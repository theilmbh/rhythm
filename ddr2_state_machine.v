==> flow/design.v <==
`timescale 1ns/1ps
module ddr2_state_machine
	(
	input  wire          clk,
	input  wire          reset,
	input  wire          writes_en,
	input  wire          reads_en,
	input  wire          calib_done, 
	output reg           ib_re,
	input  wire [63:0]   ib_data,
	input  wire [8:0]    ib_count,
	input  wire          ib_valid,
	input  wire          ib_empty,
	output reg           ob_we,
	output reg  [63:0]   ob_data,
	input  wire [8:0]    ob_count,
	output reg           p0_rd_en_o, 
	input  wire          p0_rd_empty,
	input  wire [31:0]   p0_rd_data,
	input  wire          p0_cmd_full,
	output reg           p0_cmd_en,
	output reg  [2:0]    p0_cmd_instr,
	output reg  [29:0]   p0_cmd_byte_addr,
	output wire [5:0]    p0_cmd_bl_o, 
	input  wire          p0_wr_full,
	output reg           p0_wr_en,
	output reg  [31:0]   p0_wr_data,
	output wire [3:0]    p0_wr_mask,
	output reg [29:0]    cmd_byte_addr_wr,
	output reg [29:0]    cmd_byte_addr_rd
	);
	localparam BURST_LEN      = 2;   
	wire        rd_fifo_afull;
	reg  [5:0]  burst_cnt;
	reg         write_mode;
	reg         read_mode;
	reg         reset_d;
	assign p0_cmd_bl_o = BURST_LEN - 1;
	assign p0_wr_mask = 4'b0000;
	always @(posedge clk) write_mode <= writes_en;
	always @(posedge clk) read_mode <= reads_en;
	always @(posedge clk) reset_d <= reset;
	integer state;
	localparam s_idle1  = 0,
				  s_idle2  = 1,
				  s_write1 = 10,
				  s_write2 = 11,
				  s_write3 = 12,
				  s_write4 = 13,
				  s_read1 = 20,
				  s_read2 = 21,
				  s_read3 = 22,
				  s_read4 = 23,
				  s_read5 = 24;
	always @(posedge clk) begin
		if (reset_d) begin
			state           <= s_idle1;
			burst_cnt       <= 3'b000;
			cmd_byte_addr_wr  <= 0;
			cmd_byte_addr_rd  <= 0;
			p0_cmd_instr <= 3'b0;
			p0_cmd_byte_addr <= 30'b0;
		end else begin
			p0_cmd_en  <= 1'b0;
			p0_wr_en <= 1'b0;
			ib_re <= 1'b0;
			p0_rd_en_o   <= 1'b0;
			ob_we <= 1'b0;
			case (state)
				s_idle1: begin
					burst_cnt <= BURST_LEN;
					if (calib_done==1 && write_mode==1 && (ib_count >= BURST_LEN/2)) begin
						state <= s_write1;
					end else begin
						state <= s_idle2;
					end
				end
				s_write1: begin
					state <= s_write2;
					ib_re <= 1'b1;
				end
				s_write2: begin
					if(ib_valid==1) begin
						p0_wr_data <= ib_data[31:0];
						p0_wr_en   <= 1'b1;
						burst_cnt <= burst_cnt - 2;
						state <= s_write3;
					end
				end
				s_write3: begin
					p0_wr_data <= ib_data[63:32];
					p0_wr_en   <= 1'b1;
					if (burst_cnt == 3'd0) begin
						state <= s_write4;
					end else begin
						state <= s_write1;
					end
				end
				s_write4: begin
					p0_cmd_en    <= 1'b1;
					p0_cmd_byte_addr    <= cmd_byte_addr_wr;
					cmd_byte_addr_wr <= cmd_byte_addr_wr + 4*BURST_LEN;
					p0_cmd_instr     <= 3'b000;
					state <= s_idle2;
				end
				s_idle2: begin
					burst_cnt <= BURST_LEN;
					if (calib_done==1 && read_mode==1 && (ob_count<511-BURST_LEN/2) && (cmd_byte_addr_wr != cmd_byte_addr_rd) ) begin
						state <= s_read1;
					end else begin
						state <= s_idle1;
					end
				end
				s_read1: begin
					p0_cmd_byte_addr    <= cmd_byte_addr_rd;
					cmd_byte_addr_rd <= cmd_byte_addr_rd + 4*BURST_LEN;
					p0_cmd_instr     <= 3'b001;
					p0_cmd_en    <= 1'b1;
					state <= s_read2;
				end
				s_read2: begin
					if(p0_rd_empty==0) begin
						p0_rd_en_o   <= 1'b1;
						state <= s_read3;
					end
				end
				s_read3: begin
					ob_data[31:0] <= p0_rd_data;
					if(p0_rd_empty==0) begin
						p0_rd_en_o <= 1'b1;
						state <= s_read4;
					end			
				end
				s_read4: begin
					ob_data[63:32] <= p0_rd_data;
					ob_we <= 1'b1;
					burst_cnt <= burst_cnt - 2;
					state <= s_read5;
				end
				s_read5: begin
					if (burst_cnt == 3'd0) begin
						state <= s_idle1;
					end else begin
						state <= s_read2;
					end
				end
			endcase
		end
	end
endmodule
## From RTL to reports: ddr2_state_machine

What the tools print for ddr2_state_machine, step after step.
Line numbers count from 1 in the design file above.
Cell names lack the library's common part.
A cell with -- has no value.

| inputs | value |
|---|---|
| top module | ddr2_state_machine |
| clock port | clk |
| standard-cell library | sky130hd |
| corner | tt_025C_1v80 |

## Elaborated design

Yosys after proc, flatten, opt, wreduce and memory -nomap, before mapping. Memory bits, and registers merged into a memory's read port (data or address), are not among the register bits. Print and check cells are not counted.

| word-level totals | value |
|---|---|
| register bits | 235 |
| input bits | 124 |
| output and inout bits | 204 |
| cells after elaboration | 76 |

| cells by class | value |
|---|---|
| add/subtract/negate cells | 3 |
| order comparisons | 2 |
| equality and inequality tests | 14 |
| mux-type cells | 20 |
| bitwise gates (word level) | 1 |
| reductions and logical operators | 19 |

Operators by type and width:

| cell | count |
|---|---|
| parallel mux 32 bit (select 11 bit) | 1 |
| == test 32 x 5 -> 1 bit (second input constant) | 5 |
| == test 32 x 4 -> 1 bit (second input constant) | 4 |
| 2-to-1 mux 32 bit | 4 |
| parallel mux 32 bit (select 2 bit) | 1 |
| adder 30 x 4 -> 30 bit (second input constant) | 2 |
| parallel mux 30 bit (select 2 bit) | 1 |
| == test 32 x 1 -> 1 bit (second input constant) | 1 |
| zero test 32 bit | 1 |
| != test 30 bit | 1 |
| parallel mux 6 bit (select 3 bit) | 1 |
| nonzero test 11 bit | 1 |
| 2-to-1 mux 5 bit | 2 |
| >= comparator 9 x 1 -> 1 bit (second input constant) | 1 |
| less-than comparator 9 bit (second input constant) | 1 |
| != test 2 bit (second input constant) | 3 |
| AND reduction 2 bit | 3 |
| OR reduction 2 bit | 3 |
| subtractor 6 x 2 -> 6 bit (second input constant) | 1 |
| zero test 6 bit | 1 |
| parallel mux 3 bit (select 2 bit) | 1 |
| 2-to-1 mux 6 bit | 1 |
| logical AND 1 bit | 5 |
| 2-to-1 mux 1 bit | 5 |
| nonzero test 2 bit | 2 |
| AND reduction 4 bit | 1 |
| 2-to-1 mux 4 bit | 1 |
| AND reduction 3 bit | 1 |

Not listed: further kinds 4, cells in them 4.

## Depth

Longest topological path by Yosys (ltp), each cell counted once; first at word level (registers and memories cut), then after technology mapping (sequential cells cut; the memories' decode and read muxes count).

| logic depth | value |
|---|---|
| depth after elaboration | 5 |
| ABC_AREA | 0 |
| mapped depth | 7 |

## After synthesis

The flow's flattened synthesis, as Yosys stat reports it; memories are mapped. The netlist is that of the ABC_AREA named above (0 if unset); the other value can give another one.
The area totals of this step are shown rounded.

Cell types:

| type | count | total area (sq um) |
|---|---|---|
| edfxtp_1 | 101 | 3.03E+03 |
| dfxtp_1 | 101 | 2.02E+03 |
| mux2_2 | 32 | 360.346 |
| nor2_1 | 90 | 337.824 |
| xnor2_1 | 36 | 315.302 |
| a21oi_1 | 60 | 300.288 |
| mux2i_1 | 28 | 280.269 |
| buf_4 | 26 | 195.187 |
| nand4_1 | 22 | 137.632 |
| or4_1 | 18 | 135.13 |
| o31ai_1 | 17 | 127.622 |
| xor2_1 | 14 | 122.618 |
| nand3_1 | 19 | 95.091 |
| clkbuf_1 | 25 | 93.84 |
| buf_2 | 18 | 90.086 |
| or3_1 | 14 | 87.584 |
| and4_1 | 9 | 78.826 |
| nand2_1 | 19 | 71.318 |

Not listed: further types 33, cells in them 94.

| synthesis totals | value |
|---|---|
| standard cells after synthesis | 743 |
| synthesis area | 8520 sq um |
| sequential part of the area | 5050 sq um |
| flip-flops | 202 |
| buffers | 74 |

## Path before layout

OpenSTA on the mapped netlist: ideal clock, no wires. The path of least setup slack (recovery checks aside). Input and output delay are each 20% of the period. Register names are those of the netlist, which keeps one name where synthesis merged equal registers.

| timing after synthesis | value |
|---|---|
| path kind | input to register |
| start | input port ib_valid |
| end | register p0_wr_data[0] |
| period | 5370 ps |
| data arrival time | 2739 ps |
| required time | 4938 ps |
| path slack | 2199 ps |
| path delay | 2097 ps |
| stages | 2 |
| period reached after synthesis | 3171 ps |

"path delay" = arrival - input delay + setup time.
"stages": output pins that drive a net of the path, with the launching flip-flop's if there is one; two outputs of one cell count as two.
"period reached after synthesis" is the clock period less the worst setup slack; recovery checks do not enter. This is arithmetic on one report: input and output delays are still those of the set period (20% each).
Between the ends stands the longest chain of elaborated cells between them, by number of cells; it is not shown to be the way that was timed. Of several equally long chains one is given.
A line is the first line of the expression or statement that the cell stems from. Yosys adds cells for indexed reads and writes and turns some case tables into memories.
Only ways into the end's enable, where the timed path ends, are counted here.

| between the ends, after synthesis | value |
|---|---|
| cells stage by stage | nand2_1 a21oi_1 |
| length of the longest elaborated chain | 2 |

RTL lines, path after synthesis:

| what | line | source |
|---|---|---|
| start, declared | 12 | `input wire ib_valid,` |
| != test 2 bit | -- |  |
| AND reduction 3 bit | -- |  |
| end, assigned | 84 | `p0_wr_data <= ib_data[31:0];` |
| end, assigned | 91 | `p0_wr_data <= ib_data[63:32];` |
| end, declared | 27 | `output reg [31:0] p0_wr_data,` |

## Path in the finished layout

Path of least setup slack in the final report of job 1 (OpenROAD, finished layout, wires in). Where an end is a register, its clock arrival counts in the times.
The path's times are printed in steps of 10 ps; the period is the one set.

| timing post-layout | value |
|---|---|
| path kind | register to register |
| start | register cmd_byte_addr_wr[3] |
| end | register cmd_byte_addr_wr[23] |
| period | 2030 ps |
| data arrival time | 2440 ps |
| required time | 2490 ps |
| path slack | 50 ps |
| stages | 7 |

Between the ends stands the longest chain of elaborated cells between them, by number of cells; it is not shown to be the way that was timed. Of several equally long chains one is given.

| between the ends, post-layout | value |
|---|---|
| cells stage by stage | dfxtp_4 ha_2 and4_4 nand4_1 buf_4 or4_1 a21oi_2 |
| length of the longest elaborated chain | 1 |

RTL lines, path post-layout:

| what | line | source |
|---|---|---|
| start, declared | 29 | `output reg [29:0] cmd_byte_addr_wr,` |
| start, assigned | 59 | `cmd_byte_addr_wr <= 0;` |
| start, assigned | 102 | `cmd_byte_addr_wr <= cmd_byte_addr_wr + 4*BURST_LEN;` |
| adder 30 x 4 -> 30 bit | 102 |  |
| end, assigned | 59 |  |
| end, assigned | 102 |  |
| end, declared | 29 |  |

Data sheet: physical implementation of ddr2_state_machine

Top module ddr2_state_machine; platform sky130hd; tools Yosys and OpenROAD; 2 stored runs in no particular order. Input and output delays are each 20% of the period that was set; the output load is 0.01 pF.
By "period achieved" is meant the clock period of the run minus its worst setup slack. This is arithmetic on one report: input and output delays are still those of the set period (20% each).
"time of the worst setup path" means the part of the period allowed to the worst setup path (the constraints hold back 20% at inputs and 20% at outputs) less its slack; where the path has registers, the arrival times of their clocks count too.
"power" rests on the timing tool's default activity at the inputs, not on a simulated workload.
"time of the worst setup path" is known to 10 ps.
Results are given in rounded form.
Settings: . = not set for that run.

| setting or result | job 1 | job 2 |
|---|---|---|
| period_ns | 2.03 | 4.42 |
| CORE_UTILIZATION | 20 | 57 |
| PLACE_DENSITY_LB_ADDON | 0.2 | 0.01 |
| CORE_ASPECT_RATIO | 1.15 | 0.94 |
| CELL_PAD_IN_SITES_GLOBAL_PLACEMENT | 0 | . |
| CELL_PAD_IN_SITES_DETAIL_PLACEMENT | 2 | . |
| GPL_TIMING_DRIVEN | 0 | 1 |
| MAX_ROUTING_LAYER | met4 | met5 |
| CAP_MARGIN | 20 | 20 |
| CORE_MARGIN | 2 | 2 |
| SLEW_MARGIN | 20 | 35 |
| SETUP_SLACK_MARGIN | . | 1.04 |
| ABC_AREA | . | 0 |
| GPL_ROUTABILITY_DRIVEN | . | 0 |
| MIN_ROUTING_LAYER | . | met2 |
| total negative slack on setup checks (ps) | 0 | 0 |
| cell area after synthesis (sq um) | 8520 | 8520 |
| post-layout utilization | 0.315 | 0.825 |
| power (mW) | 9.20 | 3.80 |
| time of the worst setup path (ps) | 1980 | 1880 |
| kind of the worst setup path | register to register | register to output |
| lowest setup slack (ps) | 49 | 1660 |
| worst hold slack (ps) | 312 | 433 |
| period achieved (ps) | 1981 | 2760 |
| standard-cell area after layout (sq um) | 13300 | 12100 |
| total die area (sq um) | 44300 | 15900 |
